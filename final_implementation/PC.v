==> flow/design.v <==
`timescale 1ns / 1ps
module PC(input clk,input en,input [1:0] pcsel,input [63:0] branch,immed,output reg [63:0] pc,output reg [63:0] pc_4);
    reg psel = 0;
    reg t1,t2,t3,t4,t5 = 0;
    reg [63:0] i,pc2;
    initial begin
        pc = -4;
    end
    always@(posedge clk ) begin
        case(pcsel)
            2'b01:begin
                if(branch[0] == 1) pc2 = pc + immed;
                else pc2 = pc + 4;
                t1 = 1;
                t2 = 0;
                t3 = 0;
                t4 = 0;
                t5 = 0;
            end
            2'b10:begin
                pc2 = branch & -2;    
                t1 = 0;
                t2 = 1;
                t3 = 0;
                t4 = 0;
                t5 = 0;
            end
            2'b11:begin
                pc2 = pc + branch;    
                t1 = 0;
                t2 = 0;
                t3 = 1;
                t4 = 0;
                t5 = 0;
            end
            default:begin
                pc2 = pc + 4;
                t1 = 0;
                t2 = 0;
                t3 = 0;
                t4 = 1;
                t5 = 0;
            end
        endcase
        if (en)
            pc = pc2;
            pc_4 = pc + 4;
            t5 = 1;
    end
endmodule
; Step by step through the tools: PC
; The steps from the RTL of PC to its reports follow in flow order.
; Line numbers count from 1 in the design file above.
; Library cell names are shortened.
; The mark n/a stands for no value.
[inputs]
top = PC
clock_port = clk
lib = sky130hd
lib_corner = tt_025C_1v80

; Elaborated design
; Yosys after proc, flatten, opt, wreduce and memory -nomap, before mapping. Enables and synchronous resets that opt folds into registers are not counted as muxes. Memory bits, and registers merged into a memory's read port (data or address), are not among the register bits. Print and check cells are not counted. Equal cells are merged and count once.
[classes]
addsub = 4
n_eq = 3
mux = 3
[op_table]
columns = operator, count
row1 = case mux 64 bit (select 3 bit), 1
row2 = adder 64 x 3 -> 64 bit (second input constant), 2
row3 = adder 64 bit, 2
row4 = two-way mux 64 bit, 2
row5 = == test 2 bit (second input constant), 2
row6 = == test 2 x 1 -> 1 bit (second input constant), 1
[bits]
register_bits = 128
output_inout_bits = 128

; Longest topological paths
; Depth = most cells in a row (Yosys ltp): at word level without a register or memory, in the mapped netlist without a sequential cell, where the memories' decode and read muxes count.
[depth]
ltp_word = 5
abc_area = 0
depth_mapped = 18
depth_no_buf = 16

; Netlist
; Yosys stat after the flow's synthesis: flattened, memories mapped to cells. It holds for the ABC_AREA given above (unset counts as 0); a run with the other value may have another netlist.
[types]
columns = cell, count, type_area_um2
row1 = dfxtp_1, 128, 2.56E+03
row2 = ha_1, 128, 1.6E+03
row3 = a21oi_1, 253, 1.27E+03
row4 = nand2_1, 312, 1.17E+03
row5 = o21ai_0, 198, 990.95
row6 = nor2_1, 221, 829.546
row7 = xnor2_1, 92, 805.773
row8 = nand4_1, 109, 681.904
row9 = nand3_1, 112, 560.538
row10 = nor3_1, 98, 490.47
row11 = clkbuf_1, 125, 469.2
row12 = xor2_1, 50, 437.92
row13 = a21o_1, 49, 367.853
row14 = o211ai_1, 47, 352.838
row15 = o21a_1, 47, 352.838
row16 = and4_1, 28, 245.235
row17 = a31oi_1, 39, 243.984
row18 = mux2i_1, 24, 240.23
; Not listed: further types 91, cells in them 668.
[synth_totals]
stdcells = 2728
mapped_area_um2 = 18639.1
sequential_area_um2 = 2562.5
ffs = 128
buf_cells = 184

; Path before layout
; Source: OpenSTA report_checks on the synthesized netlist (no wires, ideal clock, input and output delay 20% of the period each), path of least setup slack; recovery checks are left aside. Register names are those of the netlist, which keeps one name where synthesis merged equal registers.
[synth_path]
path_type = input to register
startpoint = input immed[0]
endpoint = register pc_4[58]
period_ns = 8.61
in_delay_ns = 1.722
setup_time_ns = 0.072
arrival_time_ns = 5.395
required_ns = 8.538
path_slack_ns = 3.143
path_delay_ns = 3.745
driving_pins = 15
path_buffers = 1
period_less_setup_slack_ns = 5.467
; "path_delay_ns" = arrival - input delay + setup time.
; "driving_pins": output pins that drive a net of the path, with the launching flip-flop's if there is one; two outputs of one cell count as two.
; "period_less_setup_slack_ns" is the clock period less the worst setup slack; recovery checks do not enter. This is arithmetic on one report: input and output delays are still those of the set period (20% each).
; Between the ends stands the longest chain of elaborated cells between them, by number of cells; it is not shown to be the way that was timed. Of several equally long chains one is given.
; A line is the first line of the expression or statement that the cell stems from. Yosys adds cells for indexed reads and writes and turns some case tables into memories.
[synth_via]
cell_sequence = ha_1 fa_1 a21o_1 a221oi_4 o21ai_2 o211ai_1 nand2_1 xor2_1 a221oi_1 or3_1 or3_1 clkbuf_1 or4b_4 nor4_2 xor2_1
elab_chain_cells = 5
cells_between = 5
[synth_rtl]
columns = element, line_no
row1 = from (decl), 2  ; module PC(input clk,input en,input [1:0] pcsel,input [63:0] branch,immed,output reg [63:0] pc,output reg [63:0 ...
row2 = adder 64 bit, 12  ; if(branch[0] == 1) pc2 = pc + immed;
row3 = two-way mux 64 bit, 12
row4 = case mux 64 bit (select 3 bit), 10  ; case(pcsel)
row5 = two-way mux 64 bit, 45  ; if (en)
row6 = adder 64 x 3 -> 64 bit, 47  ; pc_4 = pc + 4;
row7 = to (assign), 47
row8 = to (decl), 2

; Timing after layout
; Path of least setup slack in the final report of record 2 (OpenROAD, finished layout, wires in). Where an end is a register, its clock arrival counts in the times.
[layout_path]
path_type = input to register
startpoint = input immed[0]
endpoint = register pc_4[62]
period_ns = 5.48
in_delay_ns = 1.10
setup_time_ns = 0.07
arrival_time_ns = 5.13
required_ns = 5.91
path_slack_ns = 0.78
driving_pins = 16
path_buffers = 2
; Between the ends stands the longest chain of elaborated cells between them, by number of cells; it is not shown to be the way that was timed. Of several equally long chains one is given.
[layout_via]
cell_sequence = buf_6 ha_4 fa_2 a21o_1 a221oi_4 o21ai_4 o211a_1 or2_1 o211ai_1 a41oi_1 a311oi_2 nand4_2 or4_4 buf_12 nor4_4 xnor2_1
elab_chain_cells = 5
cells_between = 5
[layout_rtl]
columns = element, line_no
row1 = from (decl), 2  ; module PC(input clk,input en,input [1:0] pcsel,input [63:0] branch,immed,output reg [63:0] pc,output reg [63:0 ...
row2 = adder 64 bit, 12  ; if(branch[0] == 1) pc2 = pc + immed;
row3 = two-way mux 64 bit, 12
row4 = case mux 64 bit (select 3 bit), 10  ; case(pcsel)
row5 = two-way mux 64 bit, 45  ; if (en)
row6 = adder 64 x 3 -> 64 bit, 47  ; pc_4 = pc + 4;
row7 = to (assign), 47
row8 = to (decl), 2

; Module PC, platform sky130hd: 2 stored runs of the flow (Yosys, OpenROAD) with differing settings, in no particular order. Input and output delays are each 20% of the period that was set; the output load is 0.01 pF.
; By "period_reached_ns" is meant the clock period of the run minus its worst setup slack. This is arithmetic on one report: input and output delays are still those of the set period (20% each).
; "worst_path_ns" is the time allowed to the run's worst setup path (the clock period less input and output delay, where it has them) less its slack. Clock arrival times count: a late capture clock shortens it, a late launch clock lengthens it.
; "totalPower_w" is the tool's figure for a default switching activity; nothing was simulated.

[record 1: settings]
period_ns = 3.03
CORE_UTILIZATION = 39
SETUP_SLACK_MARGIN = 0.32
PLACE_DENSITY_LB_ADDON = 0.3
CORE_MARGIN = 9
CELL_PAD_IN_SITES_GLOBAL_PLACEMENT = 0
TNS_END_PERCENT = 100
GPL_TIMING_DRIVEN = 1
GPL_ROUTABILITY_DRIVEN = 0
CTS_CLUSTER_DIAMETER = 72
MIN_ROUTING_LAYER = met2
MAX_ROUTING_LAYER = met5
CAP_MARGIN = 20
SLEW_MARGIN = 20
[record 1: results]
outcome = unfinished; error GRT-0116 in routing

[record 2: settings]
period_ns = 5.48
CORE_UTILIZATION = 15
SETUP_SLACK_MARGIN = 1.6
PLACE_DENSITY = 0.43
HOLD_SLACK_MARGIN = 0.12
CELL_PAD_IN_SITES_GLOBAL_PLACEMENT = 2
CTS_CLUSTER_SIZE = 69
CTS_CLUSTER_DIAMETER = 108
CAP_MARGIN = 20
CORE_MARGIN = 2
SLEW_MARGIN = 20
[record 2: results]
timing.hold.ws_ns = 0.642
yosys_chip_area_um2 = 18639.1
period_reached_ns = 4.703
worst_setup_slack_ns = 0.777
stdcell_area_um2 = 32857.8
worst_path_ns = 3.61
timing.worst_path_kind = input to register
total_die_area_um2 = 127096.0
totalPower_w = 0.013352
utilization_pct = 26.6
timing.setup.tns_ns = 0.000
